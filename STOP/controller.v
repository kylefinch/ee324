==> flow/design.v <==
`timescale 1ns / 1ps
module stopwatch_top(
	input clock, 
   input reset,
   input start,
   input stop,
	input inc,
	output [3:0] ld,
   output [3:0] an,
   output a, b, c, d, e, f, g, dp
   );
	reg [3:0] d3, d2, d1, d0;	 
   reg [3:0] led;	
	wire startTemp, stopTemp, incTemp;
	reg startTemp2, startTemp3, stopTemp2, stopTemp3, incTemp2, incTemp3;
	always @ (posedge clock) startTemp2 <= start;
	always @ (posedge clock) startTemp3 <= startTemp2;
	assign startTemp = ~startTemp2 & startTemp3; 
	always @ (posedge clock) stopTemp2 <= stop;
	always @ (posedge clock) stopTemp3 <= stopTemp2;
	assign stopTemp = ~stopTemp2 & stopTemp3; 
	always @ (posedge clock) incTemp2 <= inc;
	always @ (posedge clock) incTemp3 <= incTemp2;
	assign incTemp = ~incTemp2 & incTemp3;
sev_seg_display sSegDisplay (
    .clock(clock),
    .reset(reset),
    .digit3(d3),
    .digit2(d2),
    .digit1(d1),
    .digit0(d0),
    .a(a),
    .b(b),
    .c(c),
    .d(d),
    .e(e),
    .f(f),
    .g(g),
    .dp(dp),
    .an(an)
    );
	reg [3:0] count0, count1, count2, count3;  
	reg [1:0] sel, selNext;
	localparam [1:0] idle = 2'b00;			
	localparam [1:0] incrementing = 2'b01;	
   localparam [1:0] timeStart = 2'b10;		
   localparam [1:0] done = 2'b11;	
	reg [1:0] current, next;
	reg [28:0] currentCount, nextCount;
	always @ (posedge clock or posedge reset)
	begin
		if(reset)	 
		begin
			current <= idle;
			currentCount <= 0;
			sel <=0;
		end		
		else	 
		begin
			current <= next;
			currentCount <= nextCount;
			sel <= selNext;
		end
	end
	reg startTimer;
	always @ (*)
	begin
		next = current; 
		nextCount = currentCount;
		selNext = sel;
	case(current)
		idle:
		begin
		selNext = 2'b00;		 
			if(startTemp)	 
			begin
				next = timeStart;  
			end
			if(incTemp)	 
			begin
				next = incrementing;  
			end
		end
		incrementing:			 
		begin
			if(incTemp)
			begin
				selNext = 2'b11; 
				next = done;
			end
		end
		timeStart:
		begin
			selNext = 2'b01;  
			next = done;    
		end
		done:		 
		begin
			if(stopTemp)
			begin
				selNext = 2'b10; 
			end
			else if (startTemp)
			begin
				selNext = 2'b01;
			end
		end
	endcase
	case(selNext) 
		2'b00:
		begin
			startTimer = 0;  
			d0 = 4'd0;	
			d1 = 4'd0;
			d2 = 4'd0;
			d3 = 4'd0;
		end
		2'b01:  
		begin
			startTimer = 1'b1;  
			d0 = count0;
			d1 = count1;
			d2 = count2;
			d3 = count3;
		end
		2'b10:  
		begin
			startTimer = 1'b0;
			d0 = count0;
			d1 = count1;
			d2 = count2;
			d3 = count3;
		end
		2'b11: 	 
		begin
			startTimer = 1'b0;
			d0 = count0;
			d1 = count1;
			d2 = count2;
			d3 = count3;
		end
		default:
		begin
			d0 = 4'd12;
			d1 = 4'd12;
			d2 = 4'd12;
			d3 = 4'd12;
			startTimer = 1'b0;
		end
	endcase  
	end
	reg [18:0] ticker;  
	wire click;
	always @ (posedge clock or posedge reset)
	begin
		if(reset)
			ticker <= 0;
 		else if(ticker == 100000)
			ticker <= 0;
		else if(startTimer)
			ticker <= ticker + 1;
	end
	assign click = ((ticker == 100000) ? 1'b1 : 1'b0);  
	always @ (posedge clock or posedge reset)
	begin
		if (reset)
		begin
			count0 <= 0;
			count1 <= 0;
			count2 <= 0;
			count3 <= 0;
		end
		else if (incTemp)  
		begin
			if(count0 == 9)
			begin  
				count0 <= 0;
				if (count1 == 9)
				begin  
					count1 <= 0;
					if (count2 == 9)
					begin  
						count2 <= 0;
						if(count3 == 9 && count2 == 9 && d1 == 9 && d0 == 9)
						begin
							led <= led + 1;
							count3 <= 0;
						end
						else	 
							count3 <= count3 + 1;
					end
					else  
						count2 <= count2 + 1;
				end
				else  
					count1 <= count1 + 1;
			end
			else  
				count0 <= count0 + 1;
		end
		else if (click)  
		begin
			if(count0 == 9)
			begin  
				count0 <= 0;
				if (count1 == 9)
				begin  
					count1 <= 0;
					if (count2 == 9)
					begin  
						count2 <= 0;
						if(count3 == 9 && count2 == 9 && d1 == 9 && d0 == 9)
						begin
							led <= led + 1;	 
							count3 <= 0;
						end
						else	 
							count3 <= count3 + 1;
					end
					else  
						count2 <= count2 + 1;
				end
				else  
					count1 <= count1 + 1;
			end
			else  
				count0 <= count0 + 1;
		end
	end
	assign ld = led;	
endmodule
`timescale 1ns / 1ps
module sev_seg_display(
    input clock,
    input reset,
    input [3:0] digit3,
    input [3:0] digit2,
    input [3:0] digit1,
    input [3:0] digit0,
    output a,
    output b,
    output c,
    output d,
    output e,
    output f,
    output g,
    output dp,
    output [3:0] an
    );
localparam N = 18;
reg [N-1:0]count;  
always @ (posedge clock or posedge reset)	 
 begin
  if (reset)
   count <= 0;
  else
   count <= count + 1;
 end
reg [3:0]seg;  
reg [3:0]tempAnode;  
reg dec;	 
always @ (*)
 begin
  case(count[N-1:N-2])
   2'b00 :	 
    begin
     seg = digit0;
     tempAnode = 4'b1110;
     dec = 1'b1;
    end
   2'b01:	 
    begin
     seg = digit1;
     tempAnode = 4'b1101;
     dec = 1'b1;
    end
   2'b10:	 
    begin
     seg = digit2;
     tempAnode = 4'b1011;
     dec = 1'b1;
    end
   2'b11:	 
    begin
     seg = digit3;
     tempAnode = 4'b0111;
     dec = 1'b0;
    end
  endcase
 end
assign an = tempAnode;	 
reg [6:0] temp;
always @ (*)
 begin
  case(seg)
   4'd0 : temp = 7'b1000000;  
   4'd1 : temp = 7'b1111001;  
   4'd2 : temp = 7'b0100100;  
   4'd3 : temp = 7'b0110000;  
   4'd4 : temp = 7'b0011001;  
   4'd5 : temp = 7'b0010010;  
   4'd6 : temp = 7'b0000010;  
   4'd7 : temp = 7'b1111000;  
   4'd8 : temp = 7'b0000000;  
   4'd9 : temp = 7'b0010000;  
   default : temp = 7'b0111111; 
  endcase
 end
assign {g, f, e, d, c, b, a} = temp;
assign dp = dec;
endmodule
# Tool chain data of stopwatch_top
# Tool output for the design above, in the order of the flow.
# Lines are those of the file above, counted from 1.
# Operators: Yosys type, input widths -> output width; for muxes data width and select width s.
# Cell names lack the library's common part.
design:
  top: "stopwatch_top"
  clk_port: "clock"
  cell_library: "sky130hd"
  pvt_corner: "tt_025C_1v80"

# After elaboration
# Source: Yosys, flattened and elaborated, memories not mapped. Widths are those after wreduce. Registers that Yosys merges into a memory's read port (data or address) are not register bits. Print and check cells do not count. Equal cells are merged and count once.
# Yosys's memory passes give these memory sizes; they may raise the number of words (mostly to a power of two), join words into wider ones and drop unused or constant bits.
bits:
  inputBits: 5
  elab_cells: 105
  mem_bits_ro: 112
  ff_bits: 67
  clocked_rd_ports_x_width: 0
  latchBits: 0
  mem_count: 1
  ram_bits: 0
  output_inout_bits: 16
classes:
  muxes: 43
  reduce_and_logical: 13
  equal: 18
  n_addsub: 7
  logic: 8
  shift: 0
  n_div: 0
  compare: 0
  multipliers: 0
mem_list:
  columns: ["memory", "size", "word_bits", "read_ports", "write_ports", "line_no", "rtl"]
  rows:
  - ["(no name shown)", 16, 7, 1, 0, 295, "case(seg)"]
ops:
  columns: ["cell", "count"]
  rows:
  - ["$mux 4", 24]
  - ["$mux 19", 2]
  - ["$pmux 4 s4", 2]
  - ["$pmux 4 s2", 4]
  - ["$eq 4x4->1 const B", 6]
  - ["$add 4x1->4 const B", 5]
  - ["$add 19x1->19 const B", 1]
  - ["$eq 19x17->1 const B", 1]
  - ["$add 18x1->18 const B", 1]
  - ["$eq 2x2->1 const B", 6]
  - ["$mux 2", 6]
  - ["$reduce_or 3->1", 3]
  - ["$pmux 2 s4", 1]
  - ["$eq 2x1->1 const B", 3]
  - ["$logic_not 2->1", 3]
  - ["$pmux 2 s3", 1]
  - ["$not 1->1", 5]
  - ["$reduce_bool 2->1", 2]
  - ["$pmux 1 s2", 2]
  - ["$and 1x1->1", 3]
  - ["$logic_and 1x1->1", 3]
  - ["$ne 3x3->1 const B", 1]
  - ["$reduce_and 3->1", 1]
  - ["$ne 2x2->1 const B", 1]
  - ["$reduce_and 2->1", 1]
  - ["$mux 1", 1]

# Longest topological paths
# Depth = most cells in a row (Yosys ltp): at word level without a register or memory, in the mapped netlist without a sequential cell, where the memories' decode and read muxes count.
logic_depth:
  depth_word: 17
  ABC_AREA: 0
  depth_mapped: 11
  depth_no_buf: 9

# Mapped cells and area
# Source: synth_stat.txt of the flow (Yosys; design flattened, memories mapped). It holds for the ABC_AREA given above (unset counts as 0); a run with the other value may have another netlist.
types:
  columns: ["cell_type", "count", "type_area_um2"]
  rows:
  - ["dfrtp_1", 59, 1.48E+03]
  - ["xnor2_1", 20, 175.168]
  - ["ha_1", 12, 150.144]
  - ["nand2_1", 34, 127.622]
  - ["nand3_1", 25, 125.12]
  - ["dfxtp_1", 6, 120.115]
  - ["edfxtp_1", 4, 120.115]
  - ["xor2_1", 12, 105.101]
  - ["mux4_2", 4, 90.086]
  - ["nor2_1", 22, 82.579]
  - ["mux2i_1", 6, 60.058]
  - ["inv_1", 14, 52.55]
  - ["nand4_1", 8, 50.048]
  - ["nor2b_1", 8, 50.048]
  - ["o21ai_0", 10, 50.048]
  - ["mux2_4", 3, 45.043]
  - ["nand2b_1", 7, 43.792]
  - ["and3_1", 6, 37.536]
# Not listed: further types 45, cells in them 90.
synth_totals:
  ffs: 70
  buffers: 10
  stdcells: 350
  sequential_area_um2: 1742.9
  synth_area_um2: 3673.5
# The figures by module come from a second, unflattened synthesis with its own total; it is not the netlist above.
hier_totals:
  hier_cells: 352
  area_unflattened_um2: 3619.7
# Rows give one instance, submodules left out.
by_module:
  columns: ["mod", "area_um2", "n_cells", "seq_area_um2", "n_inst"]
  rows:
  - ["stopwatch_top", 2575.0, 254, 1292.5, 1]
  - ["sev_seg_display", 1044.8, 98, 450.4, 1]

# Path before layout
# Path of least setup slack by OpenSTA after synthesis, without wires, with an ideal clock, recovery checks aside; 20% of the period is set as input and as output delay. Where synthesis merged equal registers, the netlist keeps one of their names.
synth_timing:
  kind: "flip-flop to output port"
  startpoint: "register incTemp2"
  endpoint: "output b"
  driving_pins: 12
  n_path_buf: 2
  arrival_time_ps: 2172
  path_delay_ps: 2172
  required_time_ps: 3352
  tclk_ps: 4190
  path_slack_ps: 1180
  output_delay_ps: 838
  t_first_pin_ps: 0
  synth_period_reached_ps: 3010
# "path_delay_ps" is the arrival time less input delay plus setup time.
# At an output port there is no setup time.
# "driving_pins" counts driving pins, that of a launching flip-flop among them; a cell with two outputs on the path counts twice.
# "synth_period_reached_ps" is the clock period less the worst setup slack; recovery checks do not enter. This is arithmetic on one report: input and output delays are still those of the set period (20% each).
# The rows between start and end are the longest chain of elaborated cells between them; the timing report does not say that the signal goes this way. Where chains are equally long, one stands for them.
# A line is the first line of the expression or statement that the cell stems from. Yosys adds cells for indexed reads and writes and turns some case tables into memories.
# The chain passes a memory read, where the word-level depth is cut; so it can be longer than that depth.
synth_between:
  cell_sequence: "dfxtp_1 nand2b_1 a22oi_1 o21ba_2 buf_2 buf_2 nand2_1 and2_1 ha_1 inv_1 o21ai_0 a21oi_1"
  elab_chain_len: 9
  cone_cells: 15
  lines_between: 6
  classes_between: "3 x eq/ne; 7 x mux; 2 x logic; 2 x reduce/logical; 1 x memory"
synth_rtl:
  columns: ["item", "line_no", "rtl"]
  rows:
  - ["from (decl)", 15, "reg startTemp2, startTemp3, stopTemp2, stopTemp3, incTemp2, incTemp3;"]
  - ["from (assign)", 22, "always @ (posedge clock) incTemp2 <= inc;"]
  - ["$not 1->1", 24, "assign incTemp = ~incTemp2 & incTemp3;"]
  - ["$and 1x1->1", 24, null]
  - ["$mux 2", 86, "if(incTemp)"]
  - ["$pmux 2 s4", 71, "case(current)"]
  - ["$eq 2x2->1", 109, "case(selNext)"]
  - ["$reduce_or 3->1", null, null]
  - ["$pmux 4 s2", 109, null]
  - ["$pmux 4 s4", 264, "case(count[N-1:N-2])"]
  - ["$mem_v2 16x7", 295, "case(seg)"]
  - ["to (decl)", 10, "output a, b, c, d, e, f, g, dp"]

# Timing after layout
# Path of least setup slack in the final report of flow run B (OpenROAD, finished layout, wires in). Where an end is a register, its clock arrival counts in the times.
# The path's times are printed in steps of 10 ps; the period is the one set.
layout_timing:
  kind: "flip-flop to output port"
  startpoint: "register sSegDisplay.count[17]"
  endpoint: "output b"
  t_first_pin_ps: 340
  arrival_time_ps: 2130
  path_slack_ps: -660
  driving_pins: 8
  output_delay_ps: 370
  tclk_ps: 1830
  required_time_ps: 1460
  n_path_buf: 1
# The rows between start and end are the longest chain of elaborated cells between them; the timing report does not say that the signal goes this way. Where chains are equally long, one stands for them.
# The chain passes a memory read, where the word-level depth is cut; so it can be longer than that depth.
layout_between:
  cell_sequence: "dfrtp_1 mux4_2 and2_4 ha_4 inv_2 o21ai_2 a21oi_2 buf_2"
  elab_chain_len: 3
  cone_cells: 6
  lines_between: 2
  classes_between: "3 x eq/ne; 1 x mux; 1 x reduce/logical; 1 x memory"
layout_rtl:
  columns: ["item", "line_no", "rtl"]
  rows:
  - ["from (decl)", 251, "reg [N-1:0]count;"]
  - ["from (assign)", 255, "count <= 0;"]
  - ["from (assign)", 257, "count <= count + 1;"]
  - ["$eq 2x2->1", 264, "case(count[N-1:N-2])"]
  - ["$pmux 4 s4", 264, null]
  - ["$mem_v2 16x7", 295, "case(seg)"]
  - ["to (decl)", 10, "output a, b, c, d, e, f, g, dp"]

Lab notebook: stopwatch_top

Measured results for stopwatch_top: 2 stored runs of the Yosys and OpenROAD flow on sky130hd. The settings differ; the order carries no meaning. The constraints put input and output delay at 20% of the set period each and load the outputs with 0.01 pF.
"worstPathTime_ps": the worst setup path's part of the clock period (all of it between registers, 20% less for each end at a port) less its slack. A launch clock that arrives late makes it longer, a capture clock that arrives late makes it shorter.
"worstPathTime_ps" is given in steps of 10 ps.

--- flow run A ---
==> flow/run.sh <==
#!/bin/bash
# the make line also repeats the synthesis and layout settings of config.mk as NAME=value (left out here)
make -C /OpenROAD-flow-scripts/flow DESIGN_CONFIG=/design/flow/config.mk WORK_HOME=/design/flow/orfs CLKGATE_MAP_FILE= finish
==> flow/config.mk <==
export PLATFORM = sky130hd
export DESIGN_NAME = stopwatch_top
export DESIGN_NICKNAME = stopwatch_top
export VERILOG_FILES = /design/flow/design.v
export SDC_FILE = /design/flow/constraint.sdc
export NUM_CORES = 4
export LEC_CHECK = 0
export CAP_MARGIN = 20
export CELL_PAD_IN_SITES_GLOBAL_PLACEMENT = 3
export CORE_MARGIN = 7
export CORE_UTILIZATION = 63
export PLACE_DENSITY_LB_ADDON = 0.1
export SLEW_MARGIN = 20
==> flow/constraint.sdc <==
create_clock -name core_clock -period 3.49 [get_ports {clock}]
set_input_delay 0.6980 -clock core_clock [delete_from_list [all_inputs] [get_ports {clock}]]
set_output_delay 0.6980 -clock core_clock [all_outputs]
set_load 0.01 [all_outputs]

==> results, as YAML <==
outcome: "did not finish, placement stopped with FLW-0024"

--- flow run B ---
==> flow/run.sh <==
#!/bin/bash
# the make line also repeats the synthesis and layout settings of config.mk as NAME=value (left out here)
make -C /OpenROAD-flow-scripts/flow DESIGN_CONFIG=/design/flow/config.mk WORK_HOME=/design/flow/orfs CLKGATE_MAP_FILE= finish
==> flow/config.mk <==
export PLATFORM = sky130hd
export DESIGN_NAME = stopwatch_top
export DESIGN_NICKNAME = stopwatch_top
export VERILOG_FILES = /design/flow/design.v
export SDC_FILE = /design/flow/constraint.sdc
export NUM_CORES = 4
export LEC_CHECK = 0
export ABC_AREA = 0
export CAP_MARGIN = 20
export CORE_MARGIN = 2
export CORE_UTILIZATION = 20
export GPL_TIMING_DRIVEN = 1
export MAX_ROUTING_LAYER = met4
export PLACE_DENSITY_LB_ADDON = 0.15
export SETUP_SLACK_MARGIN = 0.34
export SLEW_MARGIN = 20
==> flow/constraint.sdc <==
create_clock -name core_clock -period 1.83 [get_ports {clock}]
set_input_delay 0.3660 -clock core_clock [delete_from_list [all_inputs] [get_ports {clock}]]
set_output_delay 0.3660 -clock core_clock [all_outputs]
set_load 0.01 [all_outputs]

==> results, as YAML <==
results:
  timing.setup.ws_ps: -663
  ys_area_um2: 3673.5
  fin_tns_ps: -8987
  total_die_area_um2: 19467.2
  utilization_pct: 33.9
  worstPathTime_ps: 2130
  worst_setup_path_type: "flip-flop to output port"
